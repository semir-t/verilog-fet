==> flow/design.v <==
module fsm_led(CLK_50M,timer_ms,led_pin,state);
input wire CLK_50M;
output reg led_pin;
input wire timer_ms;
input state;
reg [9:0] cnt;
always@( posedge timer_ms)
begin
	cnt = cnt + 1;
	if( cnt == 1000 )
	begin
		led_pin <= ~(led_pin) & state;  
		cnt = 0;
	end
end
endmodule
Step by step through the tools: fsm_led
Tool output for the design above, in the order of the flow.
Line numbers count from 1 in the design file above.
Operators: Yosys type, input widths -> output width; for muxes data width and select width s.
Library cell names are shortened.
{ "setup": {"top_module": "fsm_led", "clk_port": "timer_ms", "cell_library": "sky130hd", "pvt_corner": "tt_025C_1v80"} }

Elaborated design
Source: Yosys, flattened and elaborated, memories not mapped. Widths are those after wreduce; folded enables and synchronous resets count as part of the registers. Registers that Yosys merges into a memory's read port (data or address) are not register bits. Print and check cells do not count. Equal cells are merged and count once.
{ "bits": {"ff_bits": 11, "input_bits": 3} }
{ "op_classes": {"add_sub_neg": 1, "equal": 1, "logic": 2} }
{ "op_table": {"columns": ["cell", "count"], "rows": [
  ["$add 10x1->10 const B", 1],
  ["$eq 10x10->1 const B", 1],
  ["$and 1x1->1", 1],
  ["$not 1->1", 1]
]} }

Depth
Yosys ltp: most cells in a row. Word level: on the elaborated netlist, between registers, memories and ports. Mapped: between sequential cells and ports; inverters and the memories' decode and read muxes count.
{ "logic_depth": {"word_depth": 2, "ABC_AREA": 0, "ltp_mapped": 6, "mapped_depth_nobuf": 5} }

After synthesis
Source: synth_stat.txt of the flow (Yosys; design flattened, memories mapped). It holds for the ABC_AREA given above (unset counts as 0); a run with the other value may have another netlist.
Totals and module areas in this step are rounded.
{ "synth_totals": {"stdcells": 60, "synth_area_um2": 611, "flip_flops": 11} }
{ "types": {"columns": ["cell", "count", "type_area_um2"], "rows": [
  ["dfxtp_1", 10, 200.192],
  ["a31oi_1", 6, 37.536],
  ["xnor2_1", 4, 35.034],
  ["edfxtp_1", 1, 30.029],
  ["ha_1", 2, 25.024],
  ["a211oi_4", 1, 20.019],
  ["xor2_1", 2, 17.517],
  ["xor2_2", 1, 16.266],
  ["mux2_4", 1, 15.014],
  ["nand3_1", 3, 15.014],
  ["nand4_1", 2, 12.512],
  ["nor2b_1", 2, 12.512],
  ["buf_6", 1, 11.261],
  ["nand2_1", 3, 11.261],
  ["nand4bb_1", 1, 11.261],
  ["nor2_1", 3, 11.261],
  ["o311a_2", 1, 11.261],
  ["or3_4", 1, 11.261]
]} }
Not listed: further types 14, cells in them 15.

Worst setup path after synthesis
Path of least setup slack by OpenSTA after synthesis, without wires, with an ideal clock, recovery checks aside; 20% of the period is set as input and as output delay. Where synthesis merged equal registers, the netlist keeps one of their names.
{ "synth_timing": {"kind": "register to register", "from": "register cnt[0]", "to": "register led_pin", "tclk_ps": 2640, "setup_time_ps": 294, "t_first_pin_ps": 0, "t_arrival_ps": 1681, "required_time_ps": 2346, "slack_ps": 666, "path_delay_ps": 1975, "stages": 7, "n_path_buf": 1, "period_less_setup_slack_ps": 1974} }
"path_delay_ps" = arrival - input delay + setup time.
"stages" counts driving pins, that of a launching flip-flop among them; a cell with two outputs on the path counts twice.
"period_less_setup_slack_ps" is the clock period less the worst setup slack; recovery checks do not enter. This is arithmetic on one report: input and output delays are still those of the set period (20% each).
The rows between start and end are the longest chain of elaborated cells between them; the timing report does not say that the signal goes this way. Where chains are equally long, one stands for them.
Each line given opens the expression or statement behind the cell; cells for indexed reads and writes are added by Yosys, which also makes memories of some case tables.
{ "synth_via": {"cell_sequence": "dfxtp_1 -> ha_1 -> buf_4 -> nand4_1 -> or3_4 -> a211oi_4 -> and3_1", "elab_chain_cells": 2, "cone_cells": 2, "cone_lines": 2, "classes_between": "add/sub (1); eq/ne (1)"} }
{ "synth_lines": {"columns": ["item", "line", "rtl"], "rows": [
  ["start, declared", 6, "reg [9:0] cnt;"],
  ["start, assigned", 9, "cnt = cnt + 1;"],
  ["start, assigned", 13, "cnt = 0;"],
  ["$add 10x1->10", 9, null],
  ["$eq 10x10->1", 10, "if( cnt == 1000 )"],
  ["end, assigned", 12, "led_pin <= ~(led_pin) & state;"],
  ["end, declared", 3, "output reg led_pin;"]
]} }

Worst path after layout
From the final timing report of run 1: the path of least setup slack in the routed layout; clock arrival at registers is part of the times.
The path's times are printed in steps of 10 ps; the period is the one set.
{ "layout_timing": {"kind": "register to register", "from": "register cnt[2]", "to": "register led_pin", "tclk_ps": 2290, "setup_time_ps": 280, "t_first_pin_ps": 260, "t_arrival_ps": 1860, "required_time_ps": 2280, "slack_ps": 420, "stages": 5, "n_path_buf": 0} }
The rows between start and end are the longest chain of elaborated cells between them; the timing report does not say that the signal goes this way. Where chains are equally long, one stands for them.
{ "layout_via": {"cell_sequence": "dfxtp_1 -> nand3_2 -> mux2_4 -> a211oi_4 -> and3_1", "elab_chain_cells": 2, "cone_cells": 2, "cone_lines": 2, "classes_between": "add/sub (1); eq/ne (1)"} }
{ "layout_lines": {"columns": ["item", "line", "rtl"], "rows": [
  ["start, declared", 6, "reg [9:0] cnt;"],
  ["start, assigned", 9, "cnt = cnt + 1;"],
  ["start, assigned", 13, "cnt = 0;"],
  ["$add 10x1->10", 9, null],
  ["$eq 10x10->1", 10, "if( cnt == 1000 )"],
  ["end, assigned", 12, "led_pin <= ~(led_pin) & state;"],
  ["end, declared", 3, "output reg led_pin;"]
]} }

# Flow runs of fsm_led

Settings and measured results of 2 stored flow runs for module fsm_led (sky130hd), not sorted in any way. The constraints put input and output delay at 20% of the set period each and load the outputs with 0.01 pF.
"achieved_period_ps" = clock period - worst setup slack. The figure is calculated, with input and output delays left at 20% of the set period.
"worstPathTime_ps" = time allowed to the worst setup path (clock period - input delay - output delay, where it has them) - its slack; a late launch clock adds to it, a late capture clock takes from it.
"fin_power_uw": no workload was simulated; the value follows from the tool's default switching activity.
"worstPathTime_ps" is given in steps of 10 ps.
The measured numbers are rounded.
[
  {
    "run": "run 1",
    "settings": { "period_ns": 2.29, "CORE_UTILIZATION": 28, "SETUP_SLACK_MARGIN": 0.25, "PLACE_DENSITY_LB_ADDON": 0.04, "GPL_TIMING_DRIVEN": 1, "GPL_ROUTABILITY_DRIVEN": 0, "SLEW_MARGIN": 20, "MAX_ROUTING_LAYER": "met4", "CAP_MARGIN": 20, "CORE_MARGIN": 2 },
    "results": { "synth_area_um2": 611, "total_negative_slack_ps": 0, "ws_hold_ps": 496, "utilization_pct": 34.8, "achieved_period_ps": 1872, "finalCellArea_um2": 697, "fin_ws_ps": 418, "fin_power_uw": 330, "worstPathTime_ps": 1870, "critical_path_kind": "register to register", "design.die.area_um2": 2570 }
  },
  {
    "run": "run 2",
    "settings": { "period_ns": 3.35, "CORE_UTILIZATION": 28, "PLACE_DENSITY": 0.76, "CORE_ASPECT_RATIO": 0.71, "GPL_ROUTABILITY_DRIVEN": 0, "CTS_CLUSTER_SIZE": 44, "CAP_MARGIN": 20, "CORE_MARGIN": 2, "SLEW_MARGIN": 20 },
    "results": { "synth_area_um2": 611, "total_negative_slack_ps": 0, "ws_hold_ps": 504, "utilization_pct": 32.2, "achieved_period_ps": 2298, "finalCellArea_um2": 672, "fin_ws_ps": 1050, "fin_power_uw": 224, "worstPathTime_ps": 2300, "critical_path_kind": "register to register", "design.die.area_um2": 2580 }
  }
]
